==> flow/design.v <==
module adder(carryin, X, Y, S, carryout);
	input carryin;
	input [2:0]X, Y;
	output [2:0]S;
	output carryout;
	wire [2:1]C;
	fulladd stage0(carryin, X[0], Y[0], S[0], C[1]);
	fulladd stage1(C[1], X[1], Y[1], S[1], C[2]);
	fulladd stage2(.Cout(carryout), .s(S[2]), .y(Y[2]), .x(X[2]), .Cin(C[2]));
endmodule 
module fulladd(Cin, x, y, s, Cout);
	input Cin, x, y;
	output s, Cout;
	assign s = x ^ y ^ Cin;
	assign Cout = (x & y) | (Cin & x) | (Cin & y);
endmodule 
module alu3(X, leds, Clock, Resetn);
	input [2:0]X;
	input Clock, Resetn;
	wire [2:0]w1, w2;
	wire [3:0]w3;
	output [0:6]leds;
	register reg1(X, Clock, Resetn, w1);
	adder add1(0, w1, w2, w3[2:0], w3[3]);
	register reg2(w3[2:0], Clock, Resetn, w2);
	hex7seg hex(w3, leds);
endmodule 
module hex7seg(hex,leds);
	input [3:0]hex;
	output reg [0:6]leds;
	always @(hex)
		case(hex)
			0: leds = 7'b0000001;
			1: leds = 7'b1001111;
			2: leds = 7'b0010010;
			3: leds = 7'b0000110;
			4: leds = 7'b1001100;
			5: leds = 7'b0100100;
			6: leds = 7'b0100000;
			7: leds = 7'b0001111;
			8: leds = 7'b0000000;
			9: leds = 7'b0000100;
			10: leds = 7'b0001000;
			11: leds = 7'b1100000;
			12: leds = 7'b0110001;
			13: leds = 7'b1000010;
			14: leds = 7'b0110000;
			15: leds = 7'b0111000;
		endcase 
endmodule
module register(D,Clock,Resetn,Q);
	input [0:3]D;
	input Resetn,Clock;
	output reg [0:3]Q;
	always @(posedge Clock, negedge Resetn)
	if (Resetn == 0)
		Q<=4'b0110;
	else 
		Q<=D;
endmodule 
Tool chain data of alu3
The steps from the RTL of alu3 to its reports follow in flow order.
Line numbers count from 1 in the design file above.
{ "design": {"design": "alu3", "clock": "Clock", "lib": "sky130hd", "corner": "tt_025C_1v80"} }

Elaborated design
Counts by Yosys on the flattened word-level netlist (proc, flatten, opt, wreduce; memories kept). Register bits leave out memories and registers merged into their read ports (data or address); mux counts leave out enables and synchronous resets folded into registers. Print and check cells are left out. Cells with the same type and inputs are merged into one.
Memory sizes are those after Yosys's memory passes, which may raise the word count (mostly to a power of two), join words into wider ones and drop unused or constant bits.
{ "op_classes": {"n_logic": 16} }
{ "ops": {"columns": ["operator", "count"], "rows": [
  ["1-bit bitwise AND", 7],
  ["1-bit XOR", 5],
  ["1-bit bitwise OR", 4]
]} }
{ "word_totals": {"mem_bits_ro": 112, "output_inout_bits": 7, "inputBits": 5, "wordCells": 19, "register_bits": 6, "memories": 1} }
{ "memory_table": {"columns": ["name", "words", "word_bits", "rd", "wr", "line_no", "rtl"], "rows": [
  ["(no name shown)", 16, 7, 1, 0, 32, "case(hex)"]
]} }

Longest topological paths
Depth = most cells in a row (Yosys ltp): at word level without a register or memory, in the mapped netlist without a sequential cell, where the memories' decode and read muxes count.
{ "depth": {"word_depth": 7, "abc_area": 0, "mapped_depth": 7, "depth_no_buf": 7} }

Synthesis result
Yosys stat after the flow's synthesis: flattened, memories mapped to cells. It holds for the ABC_AREA given above (unset counts as 0); a run with the other value may have another netlist.
The area totals of this step are shown rounded.
{ "by_type": {"columns": ["cell_type", "count", "type_area_um2"], "rows": [
  ["sky130_fd_sc_hd__dfstp_2", 4, 105.101],
  ["sky130_fd_sc_hd__ha_1", 7, 87.584],
  ["sky130_fd_sc_hd__mux2i_1", 6, 60.058],
  ["sky130_fd_sc_hd__dfrtp_1", 2, 50.048],
  ["sky130_fd_sc_hd__fa_1", 2, 40.038],
  ["sky130_fd_sc_hd__inv_1", 8, 30.029],
  ["sky130_fd_sc_hd__mux4_2", 1, 22.522],
  ["sky130_fd_sc_hd__buf_6", 1, 11.261],
  ["sky130_fd_sc_hd__mux2_2", 1, 11.261],
  ["sky130_fd_sc_hd__nand3_1", 2, 10.01],
  ["sky130_fd_sc_hd__o21ai_0", 2, 10.01],
  ["sky130_fd_sc_hd__o32ai_1", 1, 8.758],
  ["sky130_fd_sc_hd__or2b_2", 1, 8.758],
  ["sky130_fd_sc_hd__buf_4", 1, 7.507],
  ["sky130_fd_sc_hd__nand3b_1", 1, 7.507],
  ["sky130_fd_sc_hd__o31ai_1", 1, 7.507],
  ["sky130_fd_sc_hd__o22ai_1", 1, 6.256]
]} }
{ "synth_totals": {"mapped_cells": 42, "yosys_area_um2": 484.2, "buffers": 2, "flip_flops": 6, "seq_area_um2": 155.1} }
By module: a second synthesis without flattening, with its own total; a netlist apart from the flattened one above.
{ "unflattened": {"cells_unflattened": 45, "area_unflattened_um2": 538.0} }
Rows give one instance, submodules left out.
{ "by_module": {"columns": ["mod", "mod_area_um2", "seq_area_um2", "instances", "n_cells"], "rows": [
  ["hex7seg", 269.0, 0.0, 1, 33],
  ["register", 102.6, 102.6, 2, 4],
  ["fulladd", 20.0, 0.0, 3, 1],
  ["alu3", 3.8, 0.0, 1, 1],
  ["adder", 0.0, 0.0, 1, 0]
]} }

Path before layout
Source: OpenSTA report_checks on the synthesized netlist (no wires, ideal clock, input and output delay 20% of the period each), path of least setup slack; recovery checks are left aside. Register names are those of the netlist, which keeps one name where synthesis merged equal registers.
{ "synth_timing": {"path_type": "register to output", "from": "register reg1.Q[2]", "to": "output leds[3]", "t_required_ns": 3.496, "driving_pins": 6, "path_delay_ns": 2.105, "n_path_buf": 1, "out_delay_ns": 0.874, "period_ns": 4.37, "arrival_time_ns": 2.105, "launch_ns": 0.000, "setup_slack_ns": 1.391, "period_less_setup_slack_ns": 2.979} }
"path_delay_ns" is the arrival time less input delay plus setup time.
At an output port there is no setup time.
"driving_pins" counts driving pins, that of a launching flip-flop among them; a cell with two outputs on the path counts twice.
"period_less_setup_slack_ns" is the clock period less the worst setup slack; recovery checks do not enter. This is arithmetic on one report: input and output delays are still those of the set period (20% each).
Between the ends stands the longest chain of elaborated cells between them, by number of cells; it is not shown to be the way that was timed. Of several equally long chains one is given.
A line is the first line of the expression or statement that the cell stems from. Yosys adds cells for indexed reads and writes and turns some case tables into memories.
The chain passes a memory read, where the word-level depth is cut; so it can be longer than that depth.
{ "synth_via": {"cell_sequence": "sky130_fd_sc_hd__dfstp_2 sky130_fd_sc_hd__inv_1 sky130_fd_sc_hd__fa_1 sky130_fd_sc_hd__fa_1 sky130_fd_sc_hd__buf_6 sky130_fd_sc_hd__mux4_2", "elab_chain_cells": 7, "cone_cells": 12, "cone_lines": 3, "cone_classes": "logic: 11; memory: 1"} }
{ "synth_rtl": {"columns": ["element", "line_no", "rtl"], "rows": [
  ["start, declared", 54, "output reg [0:3]Q;"],
  ["start, assigned", 57, "Q<=4'b0110;"],
  ["start, assigned", 59, "Q<=D;"],
  ["1-bit bitwise AND", 15, "assign Cout = (x & y) | (Cin & x) | (Cin & y);"],
  ["1-bit bitwise OR x2", 15, null],
  ["1-bit bitwise AND", 15, null],
  ["1-bit bitwise OR x2", 15, null],
  ["memory 16 x 7 bit", 32, "case(hex)"],
  ["end, declared", 22, "output [0:6]leds;"]
]} }

Timing after layout
From the final timing report of entry A: the path of least setup slack in the routed layout; clock arrival at registers is part of the times.
{ "layout_timing": {"path_type": "register to output", "from": "register reg2.Q[2]", "to": "output leds[3]", "launch_ns": 0.25, "out_delay_ns": 0.58, "arrival_time_ns": 2.41, "t_required_ns": 2.32, "period_ns": 2.9, "n_path_buf": 1, "driving_pins": 6, "setup_slack_ns": -0.09} }
Between the ends stands the longest chain of elaborated cells between them, by number of cells; it is not shown to be the way that was timed. Of several equally long chains one is given.
The chain passes a memory read, where the word-level depth is cut; so it can be longer than that depth.
{ "layout_via": {"cell_sequence": "sky130_fd_sc_hd__dfstp_2 sky130_fd_sc_hd__inv_2 sky130_fd_sc_hd__fa_2 sky130_fd_sc_hd__fa_2 sky130_fd_sc_hd__mux4_2 sky130_fd_sc_hd__buf_6", "elab_chain_cells": 7, "cone_cells": 12, "cone_lines": 3, "cone_classes": "logic: 11; memory: 1"} }
{ "layout_rtl": {"columns": ["element", "line_no", "rtl"], "rows": [
  ["start, declared", 54, "output reg [0:3]Q;"],
  ["start, assigned", 57, "Q<=4'b0110;"],
  ["start, assigned", 59, "Q<=D;"],
  ["1-bit bitwise AND", 15, "assign Cout = (x & y) | (Cin & x) | (Cin & y);"],
  ["1-bit bitwise OR x2", 15, null],
  ["1-bit bitwise AND", 15, null],
  ["1-bit bitwise OR x2", 15, null],
  ["memory 16 x 7 bit", 32, "case(hex)"],
  ["end, declared", 22, "output [0:6]leds;"]
]} }

Data sheet: physical implementation of alu3

Stored flow runs of alu3 (2 of them; Yosys, OpenROAD, sky130hd). They differ in their settings and are not a sequence. Constraints: input delay and output delay 20% of the set period each, output load 0.01 pF.
"achieved_period_ns" is the run's clock period less its worst setup slack. It is reckoned from that one timing run; input and output delays stay at 20% of the period that was set.
"worst_path_allowed_less_slack_ns" means the part of the period allowed to the worst setup path (the constraints hold back 20% at inputs and 20% at outputs) less its slack; where the path has registers, the arrival times of their clocks count too.
Measured values are rounded.
[
  {
    "run": "entry A",
    "settings": { "period_ns": 2.9, "SETUP_SLACK_MARGIN": 0.21, "CAP_MARGIN": 20, "CORE_MARGIN": 2, "CORE_UTILIZATION": 40, "SLEW_MARGIN": 20 },
    "results": { "design_die_area_um2": 1505, "synthesis_area_um2": 484.2, "worst_path_allowed_less_slack_ns": 2.41, "worstPathKind": "register to output", "final_setup_tns_ns": -0.090, "layout_stdcell_area_um2": 759.5, "layout_utilization_frac": 0.684, "achieved_period_ns": 2.990, "setup_ws_ns": -0.090 }
  },
  {
    "run": "entry B",
    "settings": { "period_ns": 1.91, "CORE_UTILIZATION": 57, "SETUP_SLACK_MARGIN": -0.14, "PLACE_DENSITY_LB_ADDON": 0.14, "GPL_TIMING_DRIVEN": 0, "GPL_ROUTABILITY_DRIVEN": 0, "CTS_CLUSTER_SIZE": 14, "CTS_CLUSTER_DIAMETER": 111, "CAP_MARGIN": 20, "CORE_MARGIN": 2, "SLEW_MARGIN": 20 },
    "outcome": "stopped before the end: floorplanning reported PDN-0185"
  }
]
